==> flow/design.v <==
module alu_add (
    input  logic [31:0] A,
    input  logic [31:0] B,
    input  logic [3:0] opcode,
    input  logic en,
    output logic [31:0] result
);
    localparam [3:0] OPCODE_ADD = 4'b0000;
    localparam [3:0] OPCODE_SUB = 4'b0001;
    localparam [3:0] OPCODE_LT = 4'b0010;
    localparam [3:0] OPCODE_GT = 4'b0011;
    logic [31:0] result_internal;
    logic [31:0] _a, _b;
    logic [31:0] add_sub_result;
    logic [31:0] _b_mod;
    logic is_sub;
    logic carry_in;
    logic [32:0] sub_result_ext;
    logic sign_flag, overflow_flag, zero_flag;
 logic lt_result;  logic gt_result; 
    always_comb begin
        _a              = A;
        _b              = B;
        result_internal = 32'b0;
        is_sub         = 1'b0;
        _b_mod         = 32'b0;
        carry_in       = 1'b0;
        add_sub_result = 32'b0;
        sub_result_ext  = 33'b0;
        sign_flag       = 1'b0;
        overflow_flag   = 1'b0;
        zero_flag       = 1'b0;
 lt_result = 1'b0;  gt_result = 1'b0; 
        if (en) begin
            is_sub = (opcode == OPCODE_SUB);
            _b_mod = is_sub ? ~_b : _b;
            carry_in = is_sub ? 1'b1 : 1'b0;
            add_sub_result = _a + _b_mod + { 31'b0, carry_in };
            sub_result_ext = {1'b0, _a} - {1'b0, _b};
            sign_flag = sub_result_ext[32];
            overflow_flag = (_a[31] != _b[31]) && (sub_result_ext[31] != _a[31]);
            zero_flag = (sub_result_ext[31:0] == 0);
 lt_result = (sign_flag ^ overflow_flag);  gt_result = !(sign_flag ^ overflow_flag || zero_flag); 
            case (opcode)
                OPCODE_ADD: result_internal = add_sub_result;
                OPCODE_SUB: result_internal = add_sub_result;
                OPCODE_LT: result_internal = 32'(lt_result);
                OPCODE_GT: result_internal = 32'(gt_result);
                default: result_internal = 32'b0;
            endcase
        end else begin
            result_internal = '0;
        end
    end
    assign result = result_internal;
endmodule
module alu_bool (
    input  logic [31:0] A,
    input  logic [31:0] B,
    input  logic [3:0] opcode,
    input logic en,
    output logic [31:0] result
);
    localparam [3:0] OPCODE_XOR = 4'b0100;
    always_comb begin
        result = 32'b0;  
        if (en) begin
            case (opcode)
                OPCODE_XOR:       result = A ^ B;
                default:          result = 32'b0;
            endcase
        end
    end
endmodule
module alu_shift (
    input  logic [31:0] A,
    input  logic [31:0] B,  
    input  logic [3:0] opcode,
    input logic en,
    output logic [31:0] result
);
    localparam [3:0] OPCODE_SLL = 4'b0101;
    localparam [3:0] OPCODE_SAR = 4'b0110;
    localparam [3:0] OPCODE_ROTATIONLEFT = 4'b0111;
    localparam [3:0] OPCODE_ROTATIONRIGHT = 4'b1000;
    always_comb begin
        result = 32'b0;  
        if (en) begin
            case (opcode)
                OPCODE_SLL:        result = A << B;
                OPCODE_SAR:        result = $signed(A) >>> B;
                OPCODE_ROTATIONLEFT:   result = (A << B) | (A >> (32 - B));
                OPCODE_ROTATIONRIGHT:  result = (A >> B) | (A << (32 - B));
                default:           result = 0;
            endcase
        end
    end
endmodule
module mux_generic (
    input  logic [31:0] in_add,
    input  logic [31:0] in_bool,
    input  logic [31:0] in_shift,
    input  logic [2:0] en,
    input  logic        clk,
    output logic [31:0] out
);
    logic [31:0] out_comb;
    always_comb begin
        out_comb = 32'b0;
        if (en[0])
            out_comb |= in_add;
        if (en[1])
            out_comb |= in_bool;
        if (en[2])
            out_comb |= in_shift;
    end
    always_ff @(posedge clk) begin
        out <= out_comb;
    end
endmodule
module templatized_alu (
  input  logic        clk,
  input  logic [31:0]  A,
  input  logic [31:0]  B,
  input  logic [3:0] op,
  output logic [31:0]  out
);
  logic [31:0] temp [2:0];
  logic [2:0] en;
  logic [31:0] A_data;
  logic [31:0] B_data;
  always_ff @(posedge clk) begin
      A_data <= A;
      B_data <= B;
  end
  templatized_alu_control control_inst (
    .op_code (op),
    .en      (en)
  );
  alu_add alu_add_inst_0 (
    .A     (A_data),
    .B     (B_data),
    .opcode(op),
    .en    (en[0]),
    .result(temp[0])
  );
  alu_bool alu_bool_inst_1 (
    .A     (A_data),
    .B     (B_data),
    .opcode(op),
    .en    (en[1]),
    .result(temp[1])
  );
  alu_shift alu_shift_inst_2 (
    .A     (A_data),
    .B     (B_data),
    .opcode(op),
    .en    (en[2]),
    .result(temp[2])
  );
  mux_generic mux_generic_inst (
    .in_add   ( temp[0] ),
    .in_bool   ( temp[1] ),
    .in_shift   ( temp[2] ),
    .en           ( en ),
    .clk          ( clk ),
    .out          ( out )
  );
endmodule
module templatized_alu_control (
    input  logic [3:0] op_code,
    output logic [2:0] en
);
    localparam logic [3:0] OPCODE_ADD = 4'b0000;
    localparam logic [3:0] OPCODE_SUB = 4'b0001;
    localparam logic [3:0] OPCODE_LT = 4'b0010;
    localparam logic [3:0] OPCODE_GT = 4'b0011;
    localparam logic [3:0] OPCODE_XOR = 4'b0100;
    localparam logic [3:0] OPCODE_SLL = 4'b0101;
    localparam logic [3:0] OPCODE_SAR = 4'b0110;
    localparam logic [3:0] OPCODE_ROTATIONLEFT = 4'b0111;
    localparam logic [3:0] OPCODE_ROTATIONRIGHT = 4'b1000;
    always_comb begin
        en = 3'b0;
        unique case (op_code)
            OPCODE_ADD: en = {1'b1, 1'b0, 1'b0};   
            OPCODE_SUB: en = {1'b1, 1'b0, 1'b0};   
            OPCODE_LT: en = {1'b1, 1'b0, 1'b0};   
            OPCODE_GT: en = {1'b1, 1'b0, 1'b0};   
            OPCODE_XOR: en = {1'b0, 1'b1, 1'b0};   
            OPCODE_SLL: en = {1'b0, 1'b0, 1'b1};   
            OPCODE_SAR: en = {1'b0, 1'b0, 1'b1};   
            OPCODE_ROTATIONLEFT: en = {1'b0, 1'b0, 1'b1};   
            OPCODE_ROTATIONRIGHT: en = {1'b0, 1'b0, 1'b1};   
            default: en = 3'b0;
        endcase
    end
endmodule
==> From RTL to reports: templatized_alu <==
What the tools print for templatized_alu, step after step.
Lines are those of the file above, counted from 1.
Operators: Yosys type, input widths -> output width; for muxes data width and select width s.
Library cell names are shortened.
{ "inputs": {"design": "templatized_alu", "clock": "clk", "library": "sky130hd", "lib_corner": "tt_025C_1v80"} }

==> Elaborated design <==
Source: Yosys, flattened and elaborated. Widths are those after wreduce; folded enables and synchronous resets count as part of the registers. Registers that Yosys merges into a memory's read port (data or address) are not register bits. Print and check cells do not count. Equal cells are merged and count once.
Memory sizes are those after Yosys's memory passes, which may raise the word count (mostly to a power of two), join words into wider ones and drop unused or constant bits.
{ "bits": {"romBits": 48, "n_memories": 1, "register_bits": 96, "input_bits": 69, "output_inout_bits": 32, "wordCells": 46} }
{ "memory_table": {"columns": ["name", "size", "word_bits", "read_ports", "write_ports", "line_no", "text"], "rows": [
  ["(no name shown)", 16, 3, 1, 0, 185, "unique case (op_code)"]
]} }
{ "classes": {"shifts": 5, "reduce_and_logical": 6, "n_mux": 10, "logic": 7, "add_sub_neg": 4, "n_eq": 10} }
{ "ops": {"columns": ["operator", "n"], "rows": [
  ["$mux 32", 7],
  ["$or 32x32->32", 4],
  ["$pmux 32 s4", 1],
  ["$pmux 32 s3", 1],
  ["$shl 32x32->32", 2],
  ["$shr 32x32->32", 2],
  ["$sub 32x32->33", 1],
  ["$add 32x1->32", 1],
  ["$add 32x32->32", 1],
  ["$xor 32x32->32", 1],
  ["$sshr 32x32->32", 1],
  ["$not 32->32", 1],
  ["$logic_not 32->1", 1],
  ["$sub 6x32->32 const A", 1],
  ["$eq 4x3->1 const B", 4],
  ["$eq 4x2->1 const B", 2],
  ["$eq 4x1->1 const B", 1],
  ["$eq 4x4->1 const B", 1],
  ["$logic_not 4->1", 1],
  ["$ne 1x1->1", 2],
  ["$reduce_or 2->1", 1],
  ["$xor 1x1->1", 1],
  ["$logic_and 1x1->1", 1],
  ["$logic_or 1x1->1", 1],
  ["$logic_not 1->1", 1],
  ["$mux 1", 1]
]} }

==> Longest topological paths <==
Depth = most cells in a row (Yosys ltp): at word level without a register or memory, in the mapped netlist without a sequential cell, where the memories' decode and read muxes count.
{ "depth": {"depth_word": 12, "ABC_AREA": 0, "depth_mapped": 4} }

==> Synthesis result <==
Source: synth_stat.txt of the flow (Yosys; design flattened, memories mapped). It holds for the ABC_AREA given above (unset counts as 0); a run with the other value may have another netlist.
{ "mapped": {"flip_flops": 96, "yosys_area_um2": 2636.3, "mapped_cells": 197} }
{ "types": {"columns": ["cell_type", "n", "type_area_um2"], "rows": [
  ["dfxtp_1", 96, 1.92E+03],
  ["ha_1", 32, 400.384],
  ["inv_1", 32, 120.115],
  ["nor2_1", 22, 82.579],
  ["nor2_2", 10, 62.56],
  ["buf_6", 3, 33.782],
  ["or4b_1", 1, 10.01],
  ["buf_2", 1, 5.005]
]} }
By module: a second synthesis without flattening, with its own total; a netlist apart from the flattened one above.
{ "unflattened": {"cells_unflattened": 1860, "hier_area_um2": 14238.7} }
Rows give one instance, submodules left out.
{ "modules": {"columns": ["mod", "cells", "n_inst", "area_um2", "seq_area_um2"], "rows": [
  ["alu_shift", 989, 1, 6827.8, 0.0],
  ["alu_add", 624, 1, 4229.1, 0.0],
  ["templatized_alu", 64, 1, 1281.2, 1281.2],
  ["mux_generic", 105, 1, 1156.1, 640.6],
  ["alu_bool", 73, 1, 711.9, 0.0],
  ["templatized_alu_control", 5, 1, 32.5, 0.0]
]} }

==> Timing after synthesis <==
Source: OpenSTA report_checks on the synthesized netlist (no wires, ideal clock, input and output delay 20% of the period each), path of least setup slack; recovery checks are left aside. Register names are those of the netlist, which keeps one name where synthesis merged equal registers.
{ "synth_path": {"kind": "input -> register", "from": "input port op[1]", "to": "register mux_generic_inst.out[10]", "path_stages": 4, "arrival_ns": 1.130, "setup_time_ns": 0.062, "launch_ns": 0.268, "setup_slack_ns": 0.148, "period_ns": 1.34, "in_delay_ns": 0.268, "delay_ns": 0.924, "period_less_setup_slack_ns": 1.192} }
"delay_ns" = arrival - input delay + setup time.
"path_stages" counts driving pins, that of a launching flip-flop among them; a cell with two outputs on the path counts twice.
"period_less_setup_slack_ns" = period - worst setup slack (recovery checks aside). The figure is calculated, with input and output delays left at 20% of the set period.
The rows between start and end are the longest chain of elaborated cells between them; the timing report does not say that the signal goes this way. Where chains are equally long, one stands for them.
Each line given opens the expression or statement behind the cell; cells for indexed reads and writes are added by Yosys, which also makes memories of some case tables.
{ "synth_between": {"cell_sequence": "or4b_1 > buf_2 > buf_6 > nor2_2", "elab_chain_cells": 10, "cells_between": 25, "cone_classes": "add/sub (2); eq/ne (8); mux (10); logic (2); reduce/logical (2); memory (1)"} }
{ "synth_lines": {"columns": ["item", "line_no", "text"], "rows": [
  ["start, declared", 125, "input  logic [3:0] op,"],
  ["$eq 4x1->1", 35, "is_sub = (opcode == OPCODE_SUB);"],
  ["$mux 32", 36, "_b_mod = is_sub ? ~_b : _b;"],
  ["$add 32x32->32", 38, "add_sub_result = _a + _b_mod + { 31'b0, carry_in };"],
  ["$add 32x1->32", 38, null],
  ["$pmux 32 s3", 44, "case (opcode)"],
  ["$mux 32", 110, "if (en[0])"],
  ["$or 32x32->32", 113, "out_comb |= in_bool;"],
  ["$mux 32", 112, "if (en[1])"],
  ["$or 32x32->32", 115, "out_comb |= in_shift;"],
  ["$mux 32", 114, "if (en[2])"],
  ["end, assigned", 118, "out <= out_comb;"],
  ["end, declared", 105, "output logic [31:0] out"]
]} }

==> Worst path after layout <==
From the final timing report of flow run 1: the path of least setup slack in the routed layout; clock arrival at registers is part of the times.
{ "layout_path": {"kind": "register -> output", "from": "register mux_generic_inst.out[3]", "to": "output port out[3]", "output_delay_ns": 0.18, "arrival_ns": 0.84, "period_ns": 0.891, "launch_ns": 0.36, "setup_slack_ns": -0.13, "path_stages": 2} }
{ "layout_between": {"cell_sequence": "dfxtp_1 > buf_2", "elab_chain_cells": 0, "cells_between": 0} }
{ "layout_lines": {"columns": ["item", "line_no", "text"], "rows": [
  ["start, declared", 105, "output logic [31:0] out"],
  ["start, assigned", 118, "out <= out_comb;"],
  ["end, declared", 126, "output logic [31:0]  out"]
]} }

Lab notebook: templatized_alu

Top module templatized_alu; platform sky130hd; tools Yosys and OpenROAD; 2 stored runs in no particular order. Input and output delays are each 20% of the period that was set; the output load is 0.01 pF.
"total_power_mw": no workload was simulated; the value follows from the tool's default switching activity.
[
  {
    "run": "flow run 1",
    "settings": { "period_ns": 0.891, "CORE_UTILIZATION": 56, "CORE_MARGIN": 3, "GPL_TIMING_DRIVEN": 0, "CTS_CLUSTER_SIZE": 34, "CAP_MARGIN": 5, "MAX_ROUTING_LAYER": "met5", "SLEW_MARGIN": 20 },
    "results": { "synthesis_area_um2": 2636.3, "total_die_area_um2": 5566.6, "final_stdcell_area_um2": 4113.9, "finalUtil_frac": 0.926, "final_setup_ws_ns": -0.127, "total_power_mw": 8.013 }
  },
  {
    "run": "flow run 2",
    "settings": { "period_ns": 1.09, "CORE_UTILIZATION": 58, "SETUP_SLACK_MARGIN": 0.15, "PLACE_DENSITY_LB_ADDON": 0.26, "CORE_MARGIN": 8, "CELL_PAD_IN_SITES_GLOBAL_PLACEMENT": 2, "CELL_PAD_IN_SITES_DETAIL_PLACEMENT": 1, "TNS_END_PERCENT": 20, "SLEW_MARGIN": 5, "MAX_ROUTING_LAYER": "met4", "CAP_MARGIN": 20 },
    "outcome": "not finished: placement ended with error FLW-0024"
  }
]
